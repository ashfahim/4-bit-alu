==> flow/design.v <==
module alu(clk, reset, srcA, srcB, opCode, aluResult, zero, carryx, sign);
input clk, reset;
input [3:0] srcA, srcB;
input [2:0] opCode;
output reg [3:0] aluResult;
output reg zero, carryx, sign;
reg [1:0] state;
always @(posedge clk, posedge reset)
begin
	if (reset == 1)
		state = 2'b00;
	else
	begin
		case(opCode)
			3'b000:	 
				state = 2'b00;
			3'b001:	 
			begin
				case(state)
					2'b00:
					begin
						aluResult[0] = ~(srcA[0]|srcB[0]);
						state = 01;
					end
					2'b01:
					begin
						aluResult[1] = ~(srcA[1]|srcB[1]);
						state = 10;
					end
					2'b10:
					begin
						aluResult[2] = ~(srcA[2]|srcB[2]);
						state = 11;
					end
					2'b11:
					begin
						aluResult[3] = ~(srcA[3]|srcB[3]);
						state = 00;
					end
					default: state = 2'b00;
				endcase
				zero = !(|aluResult);
				carryx = 0;
				sign = aluResult[3];
			end
			3'b010:	 
			begin
				case(state)
					2'b00:
					begin
						carryx = 0;
						aluResult[0] = carryx^(srcA[0]^srcB[0]);   
						carryx = (srcA[0]&srcB[0])|(srcB[0]&carryx)|(carryx&srcA[0]);   
						state = 01;
					end
					2'b01:
					begin
						aluResult[1] = carryx^(srcA[1]^srcB[1]);
						carryx = (srcA[1]&srcB[1])|(srcB[1]&carryx)|(carryx&srcA[1]);
						state = 10;
					end
					2'b10:
					begin
						aluResult[2] = carryx^(srcA[2]^srcB[2]);
						carryx = (srcA[2]&srcB[2])|(srcB[2]&carryx)|(carryx&srcA[2]);
						state = 11;
					end
					2'b11:
					begin
						aluResult[3] = carryx^(srcA[3]^srcB[3]);
						carryx = (srcA[3]&srcB[3])|(srcB[3]&carryx)|(carryx&srcA[3]);
						state = 00;
					end
					default: state = 2'b00;
				endcase
				zero = !(|aluResult);
				sign = aluResult[3];
			end
			3'b011:	 
			begin
				case(state)
					2'b00:
					begin
						aluResult[0] = ~(srcA[0]^srcB[0]);
						state = 01;
					end
					2'b01:
					begin
						aluResult[1] = ~(srcA[1]^srcB[1]);
						state = 10;
					end
					2'b10:
					begin
						aluResult[2] = ~(srcA[2]^srcB[2]);
						state = 11;
					end
					2'b11:
					begin
						aluResult[3] = ~(srcA[3]^srcB[3]);
						state = 00;
					end
					default: state = 2'b00;
				endcase
				zero = !(|aluResult);
				carryx = 0;
				sign = aluResult[3];
			end
			3'b100:	 
			begin
				case(state)
					2'b00:
					begin
						carryx = 0;
						aluResult[0] = carryx^(srcA[0]^srcB[0]);   
						carryx = ((~srcA[0])&srcB[0])|((~srcA[0])&carryx)|(carryx&srcB[0]);   
						state = 01;
					end
					2'b01:
					begin
						aluResult[1] = carryx^(srcA[1]^srcB[1]);
						carryx = ((~srcA[1])&srcB[1])|((~srcA[1])&carryx)|(carryx&srcB[1]);
						state = 10;
					end
					2'b10:
					begin
						aluResult[2] = carryx^(srcA[2]^srcB[2]);
						carryx = ((~srcA[2])&srcB[2])|((~srcA[2])&carryx)|(carryx&srcB[2]);
						state = 11;
					end
					2'b11:
					begin
						aluResult[3] = carryx^(srcA[3]^srcB[3]);
						carryx = ((~srcA[3])&srcB[3])|((~srcA[3])&carryx)|(carryx&srcB[3]);
						state = 00;
					end
					default: state = 2'b00;
				endcase
				zero = !(|aluResult);
				sign = aluResult[3];
			end
			default: state = 2'b00;
		endcase
	end
end
endmodule
=== Tool chain data of alu ===
What the tools print for alu, step after step.
Lines are those of the file above, counted from 1.
Cell names lack the library's common part.
The mark n/a stands for no value.

* Top: alu
* Clock: clk
* Library: sky130hd
* Timing corner: tt_025C_1v80

=== After elaboration ===
Yosys after proc, flatten, opt, wreduce and memory -nomap, before mapping. Memory bits, and registers merged into a memory's read port (data or address), are not among the register bits. Print and check cells are not counted.

* Mux-type cells: 36
* Bitwise logic cells: 53
* Reduce/logical cells: 19
* Equality and inequality tests: 7

{| class="wikitable"
|+ Operator list
! cell !! count
|-
| case mux 1 bit (select 2 bit) || 12
|-
| OR reduction 4 bit || 5
|-
| AND 1 bit || 17
|-
| OR 1 bit || 16
|-
| case mux 4 bit (select 4 bit) || 1
|-
| two-way mux 1 bit || 16
|-
| case mux 1 bit (select 4 bit) || 4
|-
| NOT 1 bit || 13
|-
| OR reduction 3 bit || 4
|-
| case mux 2 bit (select 4 bit) || 1
|-
| bitwise XOR 1 bit || 7
|-
| equality test 3 x 2 -> 1 bit (second input constant) || 2
|-
| logical NOT 1 bit || 4
|-
| equality test 2 bit (second input constant) || 2
|-
| AND reduction 2 bit || 2
|-
| nonzero test 4 bit || 1
|-
| equality test 3 x 1 -> 1 bit (second input constant) || 1
|-
| equality test 3 bit (second input constant) || 1
|-
| nonzero test 3 bit || 1
|-
| case mux 1 bit (select 3 bit) || 1
|-
| equality test 2 x 1 -> 1 bit (second input constant) || 1
|-
| logical NOT 2 bit || 1
|-
| OR reduction 2 bit || 1
|-
| two-way mux 2 bit || 1
|}

* Register bits: 9
* Elaborated cells: 120
* Input bits: 13
* Output and inout bits: 7

=== Longest topological paths ===
Depth = most cells in a row (Yosys ltp): at word level without a register or memory, in the mapped netlist without a sequential cell, where the memories' decode and read muxes count.

* Word-level depth: 7
* ABC_AREA: 0
* Gate-level depth with buffers: 7
* Depth with buffers taken out: 6

=== Netlist ===
Source: synth_stat.txt of the flow (Yosys; design flattened, memories mapped). It holds for the ABC_AREA given above (unset counts as 0); a run with the other value may have another netlist.
Totals and module areas in this step are rounded.

* Chip area (Yosys): 970 sq um
* Buffers: 5
* Sequential area: 280 sq um
* Cells in the netlist: 106
* Flip-flop cells: 10

{| class="wikitable"
|+ Cells by type
! type !! count !! total area (sq um)
|-
| edfxtp_1 || 6 || 180.173
|-
| fa_1 || 6 || 120.115
|-
| dfrtp_1 || 3 || 75.072
|-
| ha_1 || 6 || 75.072
|-
| inv_1 || 13 || 48.797
|-
| nand2_1 || 11 || 41.29
|-
| and2_1 || 5 || 31.28
|-
| o22ai_1 || 5 || 31.28
|-
| buf_4 || 4 || 30.029
|-
| o21ai_0 || 6 || 30.029
|-
| dfstp_2 || 1 || 26.275
|-
| a221o_1 || 2 || 20.019
|-
| nor2b_1 || 3 || 18.768
|-
| a221oi_1 || 2 || 17.517
|-
| xor2_2 || 1 || 16.266
|-
| a21o_1 || 2 || 15.014
|-
| a21oi_1 || 3 || 15.014
|-
| nand3_1 || 3 || 15.014
|}

Not listed: further types 17, cells in them 24.

=== Timing after synthesis ===
OpenSTA on the mapped netlist: ideal clock, no wires. The path of least setup slack (recovery checks aside). Input and output delay are each 20% of the period. Register names are those of the netlist, which keeps one name where synthesis merged equal registers.

* Path kind: input port to flip-flop
* Start: input opCode[1]
* End: register aluResult[3]
* Delay of the path: 1232 ps
* Period: 2640 ps
* Path buffers: 2
* Required time: 2385 ps
* Input delay: 528 ps
* Stages on the path: 7
* Setup time: 255 ps
* Launch time at the first pin: 528 ps
* Slack: 880 ps
* Arrival: 1505 ps
* Synthesis period reached: 1760 ps

"delay of the path" = arrival - input delay + setup time.
"stages on the path" counts driving pins, that of a launching flip-flop among them; a cell with two outputs on the path counts twice.
"synthesis period reached" is the clock period less the worst setup slack; recovery checks do not enter. This is arithmetic on one report: input and output delays are still those of the set period (20% each).
Between the ends stands the longest chain of elaborated cells between them, by number of cells; it is not shown to be the way that was timed. Of several equally long chains one is given.
A line is the first line of the expression or statement that the cell stems from. Yosys adds cells for indexed reads and writes and turns some case tables into memories.
At most two assigning lines are given for a register; there are more.
Ways into the end's enable are left out, as the timed path ends at the data pin.

* Cell sequence: buf_4 > xor2_2 > and2_1 > buf_2 > mux2i_1 > nand2_1 > a31o_1
* Length of the longest elaborated chain: 3
* Elaborated cells on any way between the ends: 9
* RTL lines with such cells: 1
* Those cells by class: eq/ne: 4; mux: 5

{| class="wikitable"
|+ RTL lines, path post-synthesis
! element !! RTL line !! source
|-
| start, declared || 4 || <nowiki>input [2:0] opCode;</nowiki>
|-
| equality test 3 bit || 14 || <nowiki>case(opCode)</nowiki>
|-
| two-way mux 1 bit || 14 ||
|-
| case mux 4 bit (select 4 bit) || 14 ||
|-
| end, assigned || 37 || <nowiki>aluResult[3] = ~(srcA[3]|srcB[3]);</nowiki>
|-
| end, assigned || 70 || <nowiki>aluResult[3] = carryx^(srcA[3]^srcB[3]);</nowiki>
|-
| end, declared || 5 || <nowiki>output reg [3:0] aluResult;</nowiki>
|}

=== Worst path after layout ===
From the final timing report of record 1: the path of least setup slack in the routed layout; clock arrival at registers is part of the times.
The path's times are printed in steps of 10 ps; the period is the one set.

* Path kind: flip-flop to flip-flop
* Start: register carryx
* End: register zero
* Stages on the path: 6
* Period: 1750 ps
* Slack: 80 ps
* Required time: 1890 ps
* Arrival: 1810 ps
* Setup time: 130 ps
* Launch time at the first pin: 270 ps
* Path buffers: 0

Between the ends stands the longest chain of elaborated cells between them, by number of cells; it is not shown to be the way that was timed. Of several equally long chains one is given.
At most two assigning lines are given for a register; there are more.

* Cell sequence: edfxtp_1 > inv_2 > fa_1 > a21oi_1 > or3_1 > nand3_1
* Length of the longest elaborated chain: 6
* Elaborated cells on any way between the ends: 17
* Those cells by class: mux: 10; logic: 3; reduce/logical: 4

{| class="wikitable"
|+ RTL lines, path post-layout
! element !! RTL line !! source
|-
| start, declared || 6 || <nowiki>output reg zero, carryx, sign;</nowiki>
|-
| start, assigned || 53 || <nowiki>carryx = (srcA[0]&srcB[0])|(srcB[0]&carryx)|(carryx&srcA[0]);</nowiki>
|-
| start, assigned || 59 || <nowiki>carryx = (srcA[1]&srcB[1])|(srcB[1]&carryx)|(carryx&srcA[1]);</nowiki>
|-
| bitwise XOR 1 bit || 120 || <nowiki>aluResult[1] = carryx^(srcA[1]^srcB[1]);</nowiki>
|-
| case mux 1 bit (select 2 bit) || 110 || <nowiki>case(state)</nowiki>
|-
| two-way mux 1 bit || 14 || <nowiki>case(opCode)</nowiki>
|-
| OR reduction 4 bit || 138 || <nowiki>zero = !(|aluResult);</nowiki>
|-
| logical NOT 1 bit || 138 ||
|-
| case mux 1 bit (select 4 bit) || 14 ||
|-
| end, assigned || 42 || <nowiki>zero = !(|aluResult);</nowiki>
|-
| end, assigned || 76 || <nowiki>zero = !(|aluResult);</nowiki>
|-
| end, declared || 6 ||
|}

FLOW RESULTS
============

Design alu on sky130hd. What follows are 2 stored runs of the flow, each under its own settings; their order means nothing. The constraints put input and output delay at 20% of the set period each and load the outputs with 0.01 pF.
By "clock period reached" is meant the clock period of the run minus its worst setup slack. This is arithmetic on one report: input and output delays are still those of the set period (20% each).
"allowed time less slack (worst setup path)" means the part of the period allowed to the worst setup path (the constraints hold back 20% at inputs and 20% at outputs) less its slack; where the path has registers, the arrival times of their clocks count too.
"total power after layout" is the tool's figure for a default switching activity; nothing was simulated.
"allowed time less slack (worst setup path)" is given in steps of 10 ps.
Measured values are rounded.

=== Record 1 ===
{| class="wikitable"
! Setting !! Value
|-
| period_ns || 1.75
|-
| CORE_UTILIZATION || 28
|-
| CAP_MARGIN || 20
|-
| CORE_MARGIN || 2
|-
| SLEW_MARGIN || 20
|-
! Result !! Value
|-
| Allowed time less slack (worst setup path) || 1670 ps
|-
| Critical path kind || flip-flop to flip-flop
|-
| Sum of negative setup slack || 0 ps
|-
| Synthesized cell area || 970 sq um
|-
| Clock period reached || 1672 ps
|-
| Lowest setup slack || 78 ps
|-
| Total power after layout || 890 µW
|-
| Standard-cell area after routing || 1500 sq um
|-
| Die outline area || 4000 sq um
|}

=== Record 2 ===
{| class="wikitable"
! Setting !! Value
|-
| period_ns || 1.23
|-
| CORE_UTILIZATION || 72
|-
| PLACE_DENSITY_LB_ADDON || 0.02
|-
| CORE_ASPECT_RATIO || 0.89
|-
| CORE_MARGIN || 2
|-
| CELL_PAD_IN_SITES_GLOBAL_PLACEMENT || 1
|-
| CELL_PAD_IN_SITES_DETAIL_PLACEMENT || 1
|-
| CTS_CLUSTER_SIZE || 74
|-
| SLEW_MARGIN || 15
|-
| CAP_MARGIN || 20
|}
Not finished: placement ended with error FLW-0024.
